==> flow/design.v <==
module device (
	lpc_clk,
	lpc_data,
	lpc_frame,
    uart_tx
);
	reg rd = 0;
	reg lpc_data_out = 0;
	reg [3:0] out_data = 4'hf;
	input lpc_clk;
	inout [3:0] lpc_data;
	input lpc_frame;
	assign lpc_data = lpc_data_out ? out_data : 4'bZ;
	reg [7:0] tx_data = 0;
	reg tx_data_valid = 0;
	parameter LPC_START = 0;
	parameter LPC_CTDIR = 1;
	parameter LPC_ADDR0 = 2;
	parameter LPC_ADDR1 = 3;
	parameter LPC_ADDR2 = 4;
	parameter LPC_ADDR3 = 5;
	parameter LPC_WDATA0 = 6;
	parameter LPC_WDATA1 = 7;
	parameter LPC_TAR0 = 8;
	parameter LPC_SYNC0 = 9;
	parameter LPC_SYNC1 = 10;
	parameter LPC_RDATA0 = 11;
	parameter LPC_RDATA1 = 12;
	parameter LPC_TAR1 = 13;
	reg [3:0] lpc_state = LPC_START;
    reg status_port = 0;
    reg data_port = 0;
	reg txr = 1;
    output uart_tx;
    assign uart_tx = txr;
	wire tx_busy;
	parameter DIVISOR = 1736;
	reg [10:0] divisor = 0;
	parameter TX_IDLE = 0;
	parameter TX_ENABLE = 1;
	parameter TX_START = 2;
	parameter TX_DATA0 = 3;
	parameter TX_DATA1 = 4;
	parameter TX_DATA2 = 5;
	parameter TX_DATA3 = 6;
	parameter TX_DATA4 = 7;
	parameter TX_DATA5 = 8;
	parameter TX_DATA6 = 9;
	parameter TX_DATA7 = 10;
	parameter TX_STOP = 11;
	reg [3:0] tx_state = TX_IDLE;
	assign tx_busy = (tx_state > TX_IDLE);
	always @(posedge lpc_clk)
	begin
		if (tx_data_valid == 1 && tx_state == TX_IDLE)
			tx_state = TX_ENABLE;
		if (divisor == DIVISOR)
		begin
			divisor <= 0;
			if (tx_state > TX_IDLE && tx_state < TX_STOP)
				tx_state = tx_state + 1;
			else
				tx_state = TX_IDLE;
			case (tx_state)
			TX_IDLE: txr <= 1;
			TX_START: txr <= 0;
			TX_DATA0: txr <= tx_data[0];
			TX_DATA1: txr <= tx_data[1];
			TX_DATA2: txr <= tx_data[2];
			TX_DATA3: txr <= tx_data[3];
			TX_DATA4: txr <= tx_data[4];
			TX_DATA5: txr <= tx_data[5];
			TX_DATA6: txr <= tx_data[6];
			TX_DATA7: txr <= tx_data[7];
			TX_STOP: txr <= 1;
			endcase
		end
		else
			divisor <= divisor + 1;
		if (lpc_frame == 0)
		begin
			if (lpc_data == 0)
				lpc_state <= LPC_CTDIR;
			else
				lpc_state <= LPC_START;
		end
		else
		begin
			case (lpc_state)
			LPC_START:
				tx_data_valid <= 0;
			LPC_CTDIR:
				if (lpc_data == 0)
				begin
					rd <= 1;
					lpc_state <= LPC_ADDR0;
				end
				else if (lpc_data == 2)
				begin
					rd <= 0;
					lpc_state <= LPC_ADDR0;
				end
				else
					lpc_state <= LPC_START;
			LPC_ADDR0:
				if (lpc_data == 0)
					lpc_state <= LPC_ADDR1;
				else
					lpc_state <= LPC_START;
			LPC_ADDR1:
				if (lpc_data == 3)
					lpc_state <= LPC_ADDR2;
				else
					lpc_state <= LPC_START;
			LPC_ADDR2:
				if (lpc_data == 4'hf)
					lpc_state <= LPC_ADDR3;
				else
					lpc_state <= LPC_START;
			LPC_ADDR3:
                begin
                    data_port <= (lpc_data[3:0] == 4'h8);
                    status_port <= (lpc_data[3:0] == 4'hd);
                    if (rd == 1)
                        lpc_state <= LPC_TAR0;
                    else
                        lpc_state <= LPC_WDATA0;
                end
			LPC_WDATA0:
                begin
                    lpc_state <= LPC_WDATA1;
                    if (data_port)
                        tx_data[3:0] <= lpc_data;
                end
			LPC_WDATA1:
                begin
                    if (data_port)
                        tx_data[7:4] <= lpc_data;
                    lpc_state <= LPC_TAR0;
                end
			LPC_TAR0:
                begin
                    out_data <= 4'h5;
                    lpc_data_out <= 1;
                    lpc_state <= LPC_SYNC0;
                end
			LPC_SYNC0:
                begin
                    out_data <= 4'h5;
                    lpc_state <= LPC_SYNC1;
                end
			LPC_SYNC1:
                begin
                    out_data <= 4'h0;
                    if (rd)
                        lpc_state <= LPC_RDATA0;
                    else
                    begin
                        if (data_port)
                            tx_data_valid <= 1;
                        lpc_state <= LPC_TAR1;
                    end
                end
			LPC_RDATA0:
                begin
                    out_data <= 4'hf;
    				if (status_port)
    					out_data <= 0;
                    lpc_state <= LPC_RDATA1;
                end
			LPC_RDATA1:
                begin
                    out_data <= 4'hf;
    				if (status_port)
    					out_data <= (tx_busy ? 4'h0 : 4'h6);
                    lpc_state <= LPC_TAR1;
                end
			LPC_TAR1:
                begin
                    lpc_data_out <= 0;
                    lpc_state <= LPC_START;
                end
			endcase
		end
	end
endmodule
# From RTL to reports: device
# What the tools print for device, step after step.
# Line numbers count from 1 in the design file above.
# Library cell names are shortened.
# A cell with - has no value.
[design] top="device" clock_port="lpc_clk" lib="sky130hd" lib_corner="tt_025C_1v80"

# Word-level counts
# Yosys after proc, flatten, opt, wreduce and memory -nomap, before mapping. Memory bits, and registers merged into a memory's read port (data or address), are not among the register bits. Print and check cells are not counted. Equal cells are merged and count once.
[word_totals] ff_bits=37 input_bits=2 output_inout_bits=5 wordCells=95
[classes] add_sub_neg=2 cmp=3 equal=32 muxes=25 reduce_and_logical=21
[ops] op="== test 4 bit with constant B" count=13
[ops] op="case mux 4 bit (select 13 bit)" count=1
[ops] op="2-to-1 mux 4 bit" count=9
[ops] op="== test 4 x 3 -> 1 bit with constant B" count=8
[ops] op="== test 4 x 2 -> 1 bit with constant B" count=6
[ops] op="zero test 4 bit" count=4
[ops] op="case mux 4 bit (select 4 bit)" count=1
[ops] op="inequality test 14 x 1 -> 1 bit with constant B" count=1
[ops] op="2-to-1 mux 3 bit" count=4
[ops] op="adder 11 x 1 -> 11 bit with constant B" count=1
[ops] op="== test 11 bit with constant B" count=1
[ops] op="nonzero test 10 bit" count=1
[ops] op="case mux 1 bit (select 10 bit)" count=1
[ops] op="AND reduction 3 bit" count=3
[ops] op="AND reduction 2 bit" count=4
[ops] op="greater-than comparator 4 x 1 -> 1 bit with constant B" count=2
[ops] op="nonzero test 2 bit" count=3
[ops] op="2-to-1 mux 2 bit" count=3
[ops] op="inequality test 2 bit with constant B" count=2
[ops] op="OR reduction 2 bit" count=2
[ops] op="adder 4 x 1 -> 4 bit with constant B" count=1
[ops] op="== test 4 x 1 -> 1 bit with constant B" count=1
[ops] op="less-than comparator 4 bit with constant B" count=1
[ops] op="AND reduction 4 bit" count=1
[ops] op="nonzero test 4 bit" count=1
[ops] op="case mux 1 bit (select 2 bit)" count=2
[ops] op="2-to-1 mux 1 bit" count=4
[ops] op="logical AND 1 bit" count=2

# Longest topological paths
# Yosys ltp: most cells in a row. Word level: on the elaborated netlist, between registers, memories and ports. Mapped: between sequential cells and ports; inverters and the memories' decode and read muxes count.
[logic_depth] ltp_word=11 ABC_AREA=0 mapped_depth=8 depth_no_buf=7

# After synthesis
# The flow's flattened synthesis, as Yosys stat reports it; memories are mapped. The netlist is that of the ABC_AREA named above (0 if unset); the other value can give another one.
[mapped] cells=181 area_um2=1901.8 seq_area_um2=930.9 ffs=36 buf_cells=11
[by_type] type="edfxtp_1" count=21 type_area_um2=630.605
[by_type] type="dfxtp_1" count=15 type_area_um2=300.288
[by_type] type="o21ai_0" count=14 type_area_um2=70.067
[by_type] type="nor2_1" count=15 type_area_um2=56.304
[by_type] type="xor2_1" count=6 type_area_um2=52.55
[by_type] type="and3_1" count=7 type_area_um2=43.792
[by_type] type="inv_1" count=11 type_area_um2=41.29
[by_type] type="ha_1" count=3 type_area_um2=37.536
[by_type] type="xnor2_1" count=4 type_area_um2=35.034
[by_type] type="buf_6" count=3 type_area_um2=33.782
[by_type] type="nand4_1" count=5 type_area_um2=31.28
[by_type] type="clkbuf_1" count=8 type_area_um2=30.029
[by_type] type="nand2_1" count=8 type_area_um2=30.029
[by_type] type="nand3_1" count=6 type_area_um2=30.029
[by_type] type="mux4_1" count=1 type_area_um2=26.275
[by_type] type="nor4b_1" count=3 type_area_um2=26.275
[by_type] type="a21oi_1" count=5 type_area_um2=25.024
[by_type] type="nor4b_4" count=1 type_area_um2=23.773
# Other cell types: 36; their cells: 45.

# Timing after synthesis
# Path of least setup slack by OpenSTA after synthesis, without wires, with an ideal clock, recovery checks aside; 20% of the period is set as input and as output delay. Where synthesis merged equal registers, the netlist keeps one of their names.
[synth_timing] kind="flip-flop to flip-flop" startpoint="register tx_state[3]" endpoint="register txr" tclk_ns=2.6 setup_time_ns=0.261 launch_ns=0.000 arrival_ns=2.140 required_time_ns=2.339 slack_ns=0.199 path_delay_ns=2.401 stages=8 n_path_buf=1 period_less_setup_slack_ns=2.401
# "path_delay_ns" is the arrival time less input delay plus setup time.
# "stages" counts driving pins, that of a launching flip-flop among them; a cell with two outputs on the path counts twice.
# "period_less_setup_slack_ns" = period - worst setup slack (recovery checks aside). The figure is calculated, with input and output delays left at 20% of the set period.
# Between the ends stands the longest chain of elaborated cells between them, by number of cells; it is not shown to be the way that was timed. Of several equally long chains one is given.
# A line is the first line of the expression or statement that the cell stems from. Yosys adds cells for indexed reads and writes and turns some case tables into memories.
# At most two assigning lines are given for a register; there are more.
# The path ends at the data pin of a flip-flop with enable; ways to the enable are not counted.
[synth_between] cell_sequence="dfxtp_1 buf_6 nor4b_4 nor2_2 ha_1 inv_1 mux4_1 a221o_1" elab_chain_cells=10 cells_between=22 cone_lines=5 cone_classes="add/sub (1); compare (2); eq/ne (10); mux (4); reduce/logical (5)"
[synth_rtl] element="start: declaration" line_no=51 text="reg [3:0] tx_state = TX_IDLE;"
[synth_rtl] element="start: assignment" line_no=56 text="tx_state = TX_ENABLE;"
[synth_rtl] element="start: assignment" line_no=61 text="tx_state = tx_state + 1;"
[synth_rtl] element="zero test 4 bit" line_no=55 text="if (tx_data_valid == 1 && tx_state == TX_IDLE)"
[synth_rtl] element="logical AND 1 bit" line_no=55
[synth_rtl] element="2-to-1 mux 4 bit" line_no=55
[synth_rtl] element="greater-than comparator 4 x 1 -> 1 bit" line_no=60 text="if (tx_state > TX_IDLE && tx_state < TX_STOP)"
[synth_rtl] element="logical AND 1 bit" line_no=60
[synth_rtl] element="2-to-1 mux 4 bit" line_no=60
[synth_rtl] element="2-to-1 mux 4 bit" line_no=57 text="if (divisor == DIVISOR)"
[synth_rtl] element="== test 4 bit" line_no=64 text="case (tx_state)"
[synth_rtl] element="OR reduction 2 bit"
[synth_rtl] element="case mux 1 bit (select 10 bit)" line_no=64
[synth_rtl] element="end: assignment" line_no=67 text="TX_DATA0: txr <= tx_data[0];"
[synth_rtl] element="end: assignment" line_no=68 text="TX_DATA1: txr <= tx_data[1];"
[synth_rtl] element="end: declaration" line_no=33 text="reg txr = 1;"

# Timing after layout
# From the final timing report of run 1: the path of least setup slack in the routed layout; clock arrival at registers is part of the times.
[layout_timing] kind="flip-flop to flip-flop" startpoint="register tx_state[3]" endpoint="register txr" tclk_ns=2.16 setup_time_ns=0.25 launch_ns=0.28 arrival_ns=2.29 required_time_ns=2.20 slack_ns=-0.09 stages=8 n_path_buf=1
# Between the ends stands the longest chain of elaborated cells between them, by number of cells; it is not shown to be the way that was timed. Of several equally long chains one is given.
# At most two assigning lines are given for a register; there are more.
# The path ends at the data pin of a flip-flop with enable; ways to the enable are not counted.
[layout_between] cell_sequence="dfxtp_2 buf_6 nor4b_4 nor2_4 ha_4 inv_4 mux4_2 a221o_1" elab_chain_cells=10 cells_between=22 cone_lines=5 cone_classes="add/sub (1); compare (2); eq/ne (10); mux (4); reduce/logical (5)"
[layout_rtl] element="start: declaration" line_no=51 text="reg [3:0] tx_state = TX_IDLE;"
[layout_rtl] element="start: assignment" line_no=56 text="tx_state = TX_ENABLE;"
[layout_rtl] element="start: assignment" line_no=61 text="tx_state = tx_state + 1;"
[layout_rtl] element="zero test 4 bit" line_no=55 text="if (tx_data_valid == 1 && tx_state == TX_IDLE)"
[layout_rtl] element="logical AND 1 bit" line_no=55
[layout_rtl] element="2-to-1 mux 4 bit" line_no=55
[layout_rtl] element="greater-than comparator 4 x 1 -> 1 bit" line_no=60 text="if (tx_state > TX_IDLE && tx_state < TX_STOP)"
[layout_rtl] element="logical AND 1 bit" line_no=60
[layout_rtl] element="2-to-1 mux 4 bit" line_no=60
[layout_rtl] element="2-to-1 mux 4 bit" line_no=57 text="if (divisor == DIVISOR)"
[layout_rtl] element="== test 4 bit" line_no=64 text="case (tx_state)"
[layout_rtl] element="OR reduction 2 bit"
[layout_rtl] element="case mux 1 bit (select 10 bit)" line_no=64
[layout_rtl] element="end: assignment" line_no=67 text="TX_DATA0: txr <= tx_data[0];"
[layout_rtl] element="end: assignment" line_no=68 text="TX_DATA1: txr <= tx_data[1];"
[layout_rtl] element="end: declaration" line_no=33 text="reg txr = 1;"

# Module device, platform sky130hd: 2 stored runs of the flow (Yosys, OpenROAD) with differing settings, in no particular order. Input and output delays are each 20% of the period that was set; the output load is 0.01 pF.
# By "power_mw" is meant OpenSTA's value without simulated activity: inputs other than the clock are taken to toggle once in ten clock periods, and the tool carries that through the logic.
run="run 1" settings period_ns=2.16 CORE_UTILIZATION=30 SETUP_SLACK_MARGIN=0.28 PLACE_DENSITY_LB_ADDON=0.14 CORE_ASPECT_RATIO=0.7 CELL_PAD_IN_SITES_DETAIL_PLACEMENT=0 GPL_TIMING_DRIVEN=0 MAX_ROUTING_LAYER="met4" CAP_MARGIN=20 CORE_MARGIN=2 SLEW_MARGIN=20
run="run 1" results setupTns_ns=-0.090 timing.setup.ws_ns=-0.090 stdcell_area_um2=2248.4 power_mw=1.769 timing.hold.ws_ns=0.243 post_synth_area_um2=1901.8 total_die_area_um2=7002.5
run="run 2" settings period_ns=1.4 CORE_UTILIZATION=48 SETUP_SLACK_MARGIN=-0.13 PLACE_DENSITY_LB_ADDON=0.1 HOLD_SLACK_MARGIN=-0.02 CORE_MARGIN=5 CELL_PAD_IN_SITES_GLOBAL_PLACEMENT=1 TNS_END_PERCENT=90 ABC_AREA=1 CAP_MARGIN=15 MAX_ROUTING_LAYER="met5" SLEW_MARGIN=20
run="run 2" results setupTns_ns=-2.397 timing.setup.ws_ns=-0.345 stdcell_area_um2=2692.6 power_mw=5.214 timing.hold.ws_ns=0.089 post_synth_area_um2=1926.8 total_die_area_um2=5381.7
