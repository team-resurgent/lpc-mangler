==> flow/design.v <==
module lpc (
	lpc_clk,
	lpc_data,
	lpc_frame,
	tx_data,
	tx_data_valid,
	tx_busy
);
	reg rd = 0;
	reg lpc_data_out = 0;
	reg [3:0] out_data = 4'hf;
	input lpc_clk;
	inout [3:0] lpc_data;
	input lpc_frame;
	output [7:0] tx_data;
	output tx_data_valid;
	input tx_busy;
	wire lpc_clk;
	wire tx_busy;
	assign lpc_data = lpc_data_out ? out_data : 4'bZ;
	wire lpc_frame;
	reg [7:0] tx_data = 0;
	reg tx_data_valid = 0;
	parameter START = 0;
	parameter CTDIR = 1;
	parameter ADDR0 = 2;
	parameter ADDR1 = 3;
	parameter ADDR2 = 4;
	parameter ADDR3 = 5;
	parameter WDATA0 = 6;
	parameter WDATA1 = 7;
	parameter TAR0 = 8;
	parameter SYNC0 = 9;
	parameter SYNC1 = 10;
	parameter RDATA0 = 11;
	parameter RDATA1 = 12;
	parameter TAR1 = 13;
	reg [3:0] state = START;
    reg status_port = 0;
    reg data_port = 0;
	always @(posedge lpc_clk)
	begin
		if (lpc_frame == 0)
		begin
			if (lpc_data == 0)
				state <= CTDIR;
			else
				state <= START;
		end
		else
		begin
			case (state)
			START:
				tx_data_valid <= 0;
			CTDIR:
				if (lpc_data == 0)
				begin
					rd <= 1;
					state <= ADDR0;
				end
				else if (lpc_data == 2)
				begin
					rd <= 0;
					state <= ADDR0;
				end
				else
					state <= START;
			ADDR0:
				if (lpc_data == 0)
					state <= ADDR1;
				else
					state <= START;
			ADDR1:
				if (lpc_data == 3)
					state <= ADDR2;
				else
					state <= START;
			ADDR2:
				if (lpc_data == 4'hf)
					state <= ADDR3;
				else
					state <= START;
			ADDR3:
                begin
                    data_port <= (lpc_data[3:0] == 4'h8);
                    status_port <= (lpc_data[3:0] == 4'hd);
                    if (rd == 1)
                        state <= TAR0;
                    else
                        state <= WDATA0;
                end
			WDATA0:
                begin
                    state <= WDATA1;
                    if (data_port)
                        tx_data[3:0] <= lpc_data;
                end
			WDATA1:
                begin
                    if (data_port)
                        tx_data[7:4] <= lpc_data;
                    state <= TAR0;
                end
			TAR0:
                begin
                    out_data <= 4'h5;
                    lpc_data_out <= 1;
                    state <= SYNC0;
                end
			SYNC0:
                begin
                    out_data <= 4'h5;
                    state <= SYNC1;
                end
			SYNC1:
                begin
                    out_data <= 4'h0;
                    if (rd)
                        state <= RDATA0;
                    else
                    begin
                        if (data_port)
                            tx_data_valid <= 1;
                        state <= TAR1;
                    end
                end
			RDATA0:
                begin
                    out_data <= 4'hf;
    				if (status_port)
    					out_data <= 0;
                    state <= RDATA1;
                end
			RDATA1:
                begin
                    out_data <= 4'hf;
    				if (status_port)
    					out_data <= (tx_busy ? 4'h0 : 4'h6);
                    state <= TAR1;
                end
			TAR1:
                begin
                    lpc_data_out <= 0;
                    state <= START;
                end
			endcase
		end
	end
endmodule
---- Reports on lpc ----
The steps from the RTL of lpc to its reports follow in flow order.
Lines are those of the file above, counted from 1.
Cell names lack the library's common part.
Not given: --
set-up
  top module .............................. lpc
  clock port .............................. lpc_clk
  cell library ............................ sky130hd
  library corner .......................... tt_025C_1v80

---- After elaboration ----
Yosys after proc, flatten, opt, wreduce and memory -nomap, before mapping. Memory bits, and registers merged into a memory's read port (data or address), are not among the register bits. Print and check cells are not counted. Equal cells are merged and count once.
cells by class
  reductions and logical operators ........ 14
  equal/unequal tests ..................... 21
  mux-type cells .......................... 20
operators by type and width
  kind                                                               count
  4-bit parallel mux with 13-bit select                              1
  4-bit equality test with constant B                                9
  4-bit 2-to-1 mux                                                   5
  4-bit by 2-bit equality test with 1-bit output with constant B     4
  4-bit by 3-bit equality test with 1-bit output with constant B     4
  4-bit parallel mux with 4-bit select                               1
  14-bit by 1-bit inequality test with 1-bit output with constant B  1
  3-bit 2-to-1 mux                                                   4
  3-bit AND reduction                                                3
  4-bit zero test                                                    2
  2-bit AND reduction                                                3
  2-bit nonzero test                                                 3
  2-bit 2-to-1 mux                                                   3
  2-bit inequality test with constant B                              2
  4-bit by 1-bit equality test with 1-bit output with constant B     1
  4-bit AND reduction                                                1
  4-bit nonzero test                                                 1
  1-bit parallel mux with 2-bit select                               2
  1-bit 2-to-1 mux                                                   4
  2-bit OR reduction                                                 1
word-level totals
  flip-flop bits (word level) ............. 21
  output and inout port bits .............. 13
  input bits .............................. 3
  word-level cells ........................ 64

---- Depth ----
Depth = most cells in a row (Yosys ltp): at word level without a register or memory, in the mapped netlist without a sequential cell, where the memories' decode and read muxes count.
logic depth
  depth after elaboration ................. 6
  ABC_AREA ................................ 1
  mapped depth ............................ 9
  depth with buffers taken out ............ 8

---- Mapped cells and area ----
Yosys stat after the flow's synthesis: flattened, memories mapped to cells. It holds for the ABC_AREA given above (unset counts as 0); a run with the other value may have another netlist.
Totals and module areas in this step are rounded.
cell types
  type      count  area in all (µm²)
  edfxtp_1  20     600.576
  nand2_1   30     112.608
  nor2_1    18     67.565
  inv_1     14     52.55
  nand3_1   8      40.038
  nor2_2    4      25.024
  a21oi_1   4      20.019
  nor3_1    3      15.014
  o211ai_1  2      15.014
  nor4_1    2      12.512
  inv_2     3      11.261
  nor2_4    1      11.261
  o21ai_1   2      10.01
  a31oi_1   1      6.256
  nand2_2   1      6.256
  nand4_1   1      6.256
  o22ai_1   1      6.256
  buf_2     1      5.005
Other cell types: 2; their cells: 2.
mapped netlist
  mapped area ............................. 0.001 mm²
  flip-flops .............................. 20
  sequential part of the area ............. 0.0006 mm²
  standard cells after synthesis .......... 118
  buffers ................................. 1

---- Worst setup path after synthesis ----
Path of least setup slack by OpenSTA after synthesis, without wires, with an ideal clock, recovery checks aside; 20% of the period is set as input and as output delay. Where synthesis merged equal registers, the netlist keeps one of their names.
path post-synthesis
  kind .................................... in2reg
  from .................................... in lpc_frame
  to ...................................... reg tx_data[4]
  path buffers ............................ 0
  input delay ............................. 0.462 ns
  time at the first pin ................... 0.462 ns
  stages .................................. 2
  delay of the path ....................... 1.111 ns
  setup slack ............................. 0.738 ns
  required time ........................... 1.933 ns
  arrival ................................. 1.196 ns
  setup time .............................. 0.377 ns
  clock period ............................ 2.31 ns
  synthesis period reached ................ 1.572 ns
"delay of the path" is the arrival time less input delay plus setup time.
"stages" counts driving pins, that of a launching flip-flop among them; a cell with two outputs on the path counts twice.
"synthesis period reached" is the clock period less the worst setup slack; recovery checks do not enter. This is arithmetic on one report: input and output delays are still those of the set period (20% each).
Between the ends stands the longest chain of elaborated cells between them, by number of cells; it is not shown to be the way that was timed. Of several equally long chains one is given.
Each line given opens the expression or statement behind the cell; cells for indexed reads and writes are added by Yosys, which also makes memories of some case tables.
between the ends, post-synthesis
  cell sequence ........................... clkinv_1 -> nor4_1
  length of the longest elaborated chain .. 1
  elaborated cells on any way between the ends .. 1
  source lines of those cells ............. 0
  those cells by class .................... 1 x reduce/logical
ends and longest elaborated chain, post-synthesis
  what                 RTL line  RTL
  start, declared      14        input lpc_frame;
  3-bit AND reduction  --
  end, assigned        101       tx_data[7:4] <= lpc_data;
  end, declared        15        output [7:0] tx_data;

---- Path in the finished layout ----
From the final timing report of flow run A: the path of least setup slack in the routed layout; clock arrival at registers is part of the times.
path post-layout
  kind .................................... in2reg
  from .................................... in lpc_frame
  to ...................................... reg tx_data[5]
  path buffers ............................ 1
  setup slack ............................. 0.79 ns
  stages .................................. 3
  arrival ................................. 2.07 ns
  clock period ............................ 2.91 ns
  required time ........................... 2.86 ns
  setup time .............................. 0.35 ns
  time at the first pin ................... 0.58 ns
  input delay ............................. 0.58 ns
Between the ends stands the longest chain of elaborated cells between them, by number of cells; it is not shown to be the way that was timed. Of several equally long chains one is given.
between the ends, post-layout
  cell sequence ........................... clkdlybuf4s50_1 -> clkinv_1 -> nor4_2
  length of the longest elaborated chain .. 1
  elaborated cells on any way between the ends .. 1
  source lines of those cells ............. 0
  those cells by class .................... 1 x reduce/logical
ends and longest elaborated chain, post-layout
  what                 RTL line  RTL
  start, declared      14        input lpc_frame;
  3-bit AND reduction  --
  end, assigned        101       tx_data[7:4] <= lpc_data;
  end, declared        15        output [7:0] tx_data;

Subject: flow runs of lpc

Hi,

Module lpc, platform sky130hd: 2 stored runs of the flow (Yosys, OpenROAD) with differing settings, in no particular order. Input and output delays are each 20% of the period that was set; the output load is 0.01 pF.
By "clock period achieved" is meant the clock period of the run minus its worst setup slack. This is arithmetic on one report: input and output delays are still those of the set period (20% each).
"time of the worst setup path" = time allowed to the worst setup path (clock period - input delay - output delay, where it has them) - its slack; a late launch clock adds to it, a late capture clock takes from it.
"total power after layout" rests on the timing tool's default activity at the inputs, not on a simulated workload.
Measured values are rounded.

---- flow run A ----
settings
  period_ns = 2.91
  CORE_UTILIZATION = 46
  SETUP_SLACK_MARGIN = 0.65
  PLACE_DENSITY_LB_ADDON = 0.1
  CORE_ASPECT_RATIO = 0.72
  CORE_MARGIN = 7
  TNS_END_PERCENT = 75
  ABC_AREA = 1
  GPL_TIMING_DRIVEN = 0
  GPL_ROUTABILITY_DRIVEN = 1
  CAP_MARGIN = 35
  MIN_ROUTING_LAYER = met2
  MAX_ROUTING_LAYER = met4
  SLEW_MARGIN = 20
results
  final worst hold slack .................. 0.36 ns
  utilization ............................. 57%
  die area ................................ 0.0038 mm²
  setup slack of the worst path ........... 0.79 ns
  time of the worst setup path ............ 1.54 ns
  worst setup path type ................... in2reg
  standard-cell area after layout ......... 0.0012 mm²
  final setup TNS ......................... 0.000 ns
  clock period achieved ................... 2.122 ns
  total power after layout ................ 0.0009 W
  synthesized cell area ................... 0.001 mm²

---- flow run B ----
settings
  period_ns = 2.01
  CORE_UTILIZATION = 41
  SETUP_SLACK_MARGIN = 0.16
  PLACE_DENSITY_LB_ADDON = 0.28
  CORE_ASPECT_RATIO = 1.45
  ABC_AREA = 1
  CTS_CLUSTER_SIZE = 58
  CTS_CLUSTER_DIAMETER = 346
  MIN_ROUTING_LAYER = met1
  CAP_MARGIN = 20
  CORE_MARGIN = 2
  SLEW_MARGIN = 20
results
  final worst hold slack .................. 0.20 ns
  utilization ............................. 52%
  die area ................................ 0.0029 mm²
  setup slack of the worst path ........... 0.33 ns
  time of the worst setup path ............ 1.68 ns
  worst setup path type ................... reg2reg
  standard-cell area after layout ......... 0.0012 mm²
  final setup TNS ......................... 0.000 ns
  clock period achieved ................... 1.676 ns
  total power after layout ................ 0.0013 W
  synthesized cell area ................... 0.001 mm²

Regards
